==> flow/design.v <==
`timescale 1ns / 1ps
module binary_to_segment(
    input [4:0] binary_in,
    output reg [6:0] seven_out
    );
always @(binary_in) 
begin
    case(binary_in)
			5'd0: seven_out =7'b0000001;            	 
			5'd1: seven_out =7'b1001111;            	 
			5'd2: seven_out =7'b0010010;            	 
			5'd3: seven_out =7'b0000110;            	 
			5'd4: seven_out =7'b1001100;            	 
			5'd5: seven_out =7'b0100100;            	 
			5'd6: seven_out =7'b0100000;            	 
			5'd7: seven_out =7'b0001111;            	 
			5'd8: seven_out =7'b0000000;            	 
			5'd9: seven_out =7'b0001100;            		 
			5'd10: seven_out =7'b0001000;           	 
			5'd11: seven_out =7'b0000000;            	 
			5'd12: seven_out =7'b0110001;  		   	 
			5'd13: seven_out =7'b0000001;            	 
			5'd14: seven_out =7'b0110000;           	 
			5'd15: seven_out =7'b0111000; 		      	 
			5'd16: seven_out= 7'b1110001;           	 
			5'd17: seven_out= 7'b1000010;           	 
			5'd18: seven_out= 7'b0011000;           	 
			5'd19: seven_out= 7'b1111110;           	 
			5'd20: seven_out= 7'b1101010;           	 
			5'd21: seven_out= 7'b1111010;           	 
			5'd22: seven_out= 7'b1100011;           	 
			5'd23: seven_out= 7'b1110010;           	 
			5'd24: seven_out= 7'b1110000;           	 
			5'd25: seven_out= 7'b1000100;           	 
			5'd26: seven_out= 7'b0100100;          	 
			5'd27: seven_out= 7'b1111111;           	 
			default: seven_out = 7'b1111111;
    endcase
end
endmodule
`timescale 1ns / 1ps
module ssdModule(
    input [19:0] ssdIn,
	 input clk,
	 output reg [3:0] AN,
    output [6:0] ssdOut
    );
	reg [4:0] seven_in;
	reg [2:0] count;
	binary_to_segment disp1(seven_in,ssdOut); 
	always @(posedge clk) begin
		case (count)
			0: begin
				count<=count+1'b1;
				AN <= 4'b0111;
				seven_in <= ssdIn[19:15];
			end
			1: begin
				count<=count+1'b1;
				AN <= 4'b1011;
				seven_in <= ssdIn[14:10];
			end
			2: begin
				count<=count+1'b1;
				AN <= 4'b1101;
				seven_in <=ssdIn[9:5]; 
			end
			3: begin
				count<=count+1'b1;
				AN <= 4'b1110;
				seven_in <=ssdIn[4:0]; 
			end
			default count<= 0;
		endcase
	end
endmodule
## Step by step through the tools: ssdModule

The steps from the RTL of ssdModule to its reports follow in flow order.
Line numbers count from 1 in the design file above.
Library cell names are shortened.
The mark - stands for no value.

| design | value |
|---|---|
| top | ssdModule |
| clock | clk |
| cell library | sky130hd |
| library corner | tt_025C_1v80 |

## Word level

Yosys after proc, flatten, opt, wreduce and memory -nomap, before mapping. Print and check cells are not counted.
Yosys's memory passes give these memory sizes; they may raise the number of words (mostly to a power of two), join words into wider ones and drop unused or constant bits.

| word-level totals | value |
|---|---|
| flip-flop bits (word level) | 12 |
| latch bits | 0 |
| bits in writable memories | 0 |
| memory bits (read-only) | 224 |
| clocked read ports x word width | 7 |
| memories kept | 1 |
| input bits | 21 |
| output and inout port bits | 11 |

| cells by class | value |
|---|---|
| add/sub/neg operators | 1 |
| multipliers | 0 |
| divide/modulo/power cells | 0 |
| order comparisons | 0 |
| equality and inequality tests | 3 |
| shift operators | 0 |
| muxes and demuxes | 3 |
| bitwise gates (word level) | 0 |
| reduce/logical cells | 3 |

Memory list:

| memory | words | width | rd ports | write ports | RTL line | text |
|---|---|---|---|---|---|---|
| (name not given) | 32 | 7 | 1 | 0 | 8 | `case(binary_in)` |

Operators by type and width:

| cell | number |
|---|---|
| 5-bit case mux with 4-bit select | 1 |
| 4-bit case mux with 4-bit select | 1 |
| 3-bit by 2-bit == test with 1-bit output (second input constant) | 2 |
| 5-bit 2-to-1 mux | 1 |
| 4-bit nonzero test | 1 |
| 4-bit OR reduction | 1 |
| 3-bit by 1-bit adder with 3-bit output (second input constant) | 1 |
| 3-bit by 1-bit == test with 1-bit output (second input constant) | 1 |
| 3-bit zero test | 1 |

## Depth

Yosys ltp: most cells in a row. Word level: on the elaborated netlist, between registers, memories and ports. Mapped: between sequential cells and ports; inverters and the memories' decode and read muxes count.

| depth | value |
|---|---|
| word-level depth | 3 |
| ABC_AREA | 0 |
| gate-level depth with buffers | 12 |
| mapped depth without buffers | 12 |

## After synthesis

Yosys stat after the flow's synthesis: flattened, memories mapped to cells. It holds for the ABC_AREA given above (unset counts as 0); a run with the other value may have another netlist.

| mapped netlist | value |
|---|---|
| standard cells after synthesis | 129 |
| chip area (Yosys) | 1278.7 um^2 |
| flip-flops | 19 |
| buffer cells | 6 |

Cell types:

| cell type | number | area in all (um^2) |
|---|---|---|
| edfxtp_1 | 9 | 270.259 |
| dfxtp_1 | 10 | 200.192 |
| ha_1 | 13 | 162.656 |
| a21oi_1 | 10 | 50.048 |
| a22oi_1 | 5 | 37.536 |
| inv_1 | 10 | 37.536 |
| nand2_1 | 10 | 37.536 |
| nor2_1 | 9 | 33.782 |
| a221oi_4 | 1 | 26.275 |
| o22ai_1 | 4 | 25.024 |
| a21o_1 | 3 | 22.522 |
| buf_4 | 3 | 22.522 |
| nand3b_1 | 3 | 22.522 |
| and2_1 | 3 | 18.768 |
| nor2b_1 | 3 | 18.768 |
| o221ai_1 | 2 | 17.517 |
| o31a_4 | 1 | 17.517 |
| a311oi_2 | 1 | 15.014 |

Not listed: further types 27, cells in them 29.
By module: a second synthesis without flattening, with its own total; a netlist apart from the flattened one above.

| second synthesis, totals | value |
|---|---|
| cells (unflattened synthesis) | 109 |
| area total of the unflattened synthesis | 1048.5 um^2 |

Rows give one instance, submodules left out.

Modules:

| module | times used | cells | area (um^2) | seq. area (um^2) |
|---|---|---|---|---|
| ssdModule | 1 | 46 | 583.1 | 330.3 |
| binary_to_segment | 1 | 63 | 465.4 | 0.0 |

## Worst setup path after synthesis

Path of least setup slack by OpenSTA after synthesis, without wires, with an ideal clock, recovery checks aside; 20% of the period is set as input and as output delay. Where synthesis merged equal registers, the netlist keeps one of their names.

| timing after synthesis | value |
|---|---|
| path type | register to register |
| start point | register count[1] |
| end point | register (name not given) |
| clock period | 3.13 ns |
| setup time | 0.126 ns |
| time at the first pin | 0.000 ns |
| data arrival time | 2.409 ns |
| data required time | 3.004 ns |
| path slack | 0.595 ns |
| path delay | 2.535 ns |
| driving pins on the path | 12 |
| synthesis period reached | 2.535 ns |

"path delay" is the arrival time less input delay plus setup time.
"driving pins on the path": output pins that drive a net of the path, with the launching flip-flop's if there is one; two outputs of one cell count as two.
"synthesis period reached" is the clock period less the worst setup slack; recovery checks do not enter. This is arithmetic on one report: input and output delays are still those of the set period (20% each).
The rows between start and end are the longest chain of elaborated cells between them; the timing report does not say that the signal goes this way. Where chains are equally long, one stands for them.
A line is the first line of the expression or statement that the cell stems from. Yosys adds cells for indexed reads and writes and turns some case tables into memories.
At most two assigning lines are given for a register; there are more.

| between the ends, after synthesis | value |
|---|---|
| cell sequence | dfxtp_1 inv_1 ha_1 o21bai_2 buf_6 a21oi_1 a311oi_2 inv_1 ha_1 a211o_1 o21ai_0 o22ai_1 |
| length of the longest elaborated chain | 3 |
| elaborated cells between the ends (all ways) | 7 |
| RTL lines with such cells | 1 |
| those cells by class | eq/ne: 3; mux: 2; reduce/logical: 2 |

RTL lines, path after synthesis:

| element | RTL line | text |
|---|---|---|
| start: declaration | 49 | `reg [2:0] count;` |
| start: assignment | 54 | `count<=count+1'b1;` |
| start: assignment | 59 | `count<=count+1'b1;` |
| 3-bit by 2-bit == test with 1-bit output | 52 | `case (count)` |
| 5-bit case mux with 4-bit select | 52 |  |
| 5-bit 2-to-1 mux | - |  |

## Worst path after layout

From the final timing report of record 1: the path of least setup slack in the routed layout; clock arrival at registers is part of the times.

| timing after layout | value |
|---|---|
| path type | register to register |
| start point | register count[1] |
| end point | register (name not given) |
| clock period | 3.15 ns |
| setup time | 0.11 ns |
| time at the first pin | 0.30 ns |
| data arrival time | 2.85 ns |
| data required time | 3.33 ns |
| path slack | 0.48 ns |
| driving pins on the path | 13 |

The rows between start and end are the longest chain of elaborated cells between them; the timing report does not say that the signal goes this way. Where chains are equally long, one stands for them.
At most two assigning lines are given for a register; there are more.

| between the ends, after layout | value |
|---|---|
| cell sequence | dfxtp_1 inv_1 ha_1 nor2b_1 a222oi_1 nor2_1 a21oi_1 o21a_1 inv_1 ha_1 a211o_1 o21ai_0 o22ai_1 |
| length of the longest elaborated chain | 3 |
| elaborated cells between the ends (all ways) | 7 |
| RTL lines with such cells | 1 |
| those cells by class | eq/ne: 3; mux: 2; reduce/logical: 2 |

RTL lines, path after layout:

| element | RTL line | text |
|---|---|---|
| start: declaration | 49 | `reg [2:0] count;` |
| start: assignment | 54 | `count<=count+1'b1;` |
| start: assignment | 59 | `count<=count+1'b1;` |
| 3-bit by 2-bit == test with 1-bit output | 52 | `case (count)` |
| 5-bit case mux with 4-bit select | 52 |  |
| 5-bit 2-to-1 mux | - |  |

Lab notebook: ssdModule

Settings and measured results of 2 stored flow runs for module ssdModule (sky130hd), not sorted in any way. The constraints put input and output delay at 20% of the set period each and load the outputs with 0.01 pF.
"clock period reached" means the clock period less the worst setup slack. The figure is calculated, with input and output delays left at 20% of the set period.
"time used up by the worst setup path": the worst setup path's part of the clock period (all of it between registers, 20% less for each end at a port) less its slack. A launch clock that arrives late makes it longer, a capture clock that arrives late makes it shorter.
"total power of the final layout" rests on the timing tool's default activity at the inputs, not on a simulated workload.

## Record 1

==> flow/run.sh <==
#!/bin/bash
# the make line also repeats the synthesis and layout settings of config.mk as NAME=value (left out here)
make -C /OpenROAD-flow-scripts/flow DESIGN_CONFIG=/design/flow/config.mk WORK_HOME=/design/flow/orfs CLKGATE_MAP_FILE= finish
==> flow/config.mk <==
export PLATFORM = sky130hd
export DESIGN_NAME = ssdModule
export DESIGN_NICKNAME = ssdModule
export VERILOG_FILES = /design/flow/design.v
export SDC_FILE = /design/flow/constraint.sdc
export NUM_CORES = 4
export LEC_CHECK = 0
export CAP_MARGIN = 20
export CORE_MARGIN = 2
export CORE_UTILIZATION = 40
export SETUP_SLACK_MARGIN = 0.1
export SLEW_MARGIN = 20
==> flow/constraint.sdc <==
create_clock -name core_clock -period 3.15 [get_ports {clk}]
set_input_delay 0.6300 -clock core_clock [delete_from_list [all_inputs] [get_ports {clk}]]
set_output_delay 0.6300 -clock core_clock [all_outputs]
set_load 0.01 [all_outputs]

| result of record 1 | value |
|---|---|
| clock period reached | 2.668 ns |
| chip area in the Yosys report | 1278.7 um^2 |
| total power of the final layout | 0.4040 mW |
| die size | 3665.1 um^2 |
| setup slack of the critical path | 0.482 ns |
| smallest hold slack | 0.480 ns |
| time used up by the worst setup path | 2.67 ns |
| critical path kind | register to register |
| standard-cell area after routing | 1651.6 um^2 |
| utilization | 54.1 % |

## Record 2

==> flow/run.sh <==
#!/bin/bash
# the make line also repeats the synthesis and layout settings of config.mk as NAME=value (left out here)
make -C /OpenROAD-flow-scripts/flow DESIGN_CONFIG=/design/flow/config.mk WORK_HOME=/design/flow/orfs CLKGATE_MAP_FILE= finish
==> flow/config.mk <==
export PLATFORM = sky130hd
export DESIGN_NAME = ssdModule
export DESIGN_NICKNAME = ssdModule
export VERILOG_FILES = /design/flow/design.v
export SDC_FILE = /design/flow/constraint.sdc
export NUM_CORES = 4
export LEC_CHECK = 0
export ABC_AREA = 1
export CAP_MARGIN = 20
export CELL_PAD_IN_SITES_DETAIL_PLACEMENT = 1
export CORE_MARGIN = 2
export CORE_UTILIZATION = 60
export CTS_CLUSTER_SIZE = 70
export PLACE_DENSITY_LB_ADDON = 0.03
export SLEW_MARGIN = 20
==> flow/constraint.sdc <==
create_clock -name core_clock -period 5.56 [get_ports {clk}]
set_input_delay 1.1120 -clock core_clock [delete_from_list [all_inputs] [get_ports {clk}]]
set_output_delay 1.1120 -clock core_clock [all_outputs]
set_load 0.01 [all_outputs]

Record 2: stopped before the end: placement reported DPL-0033
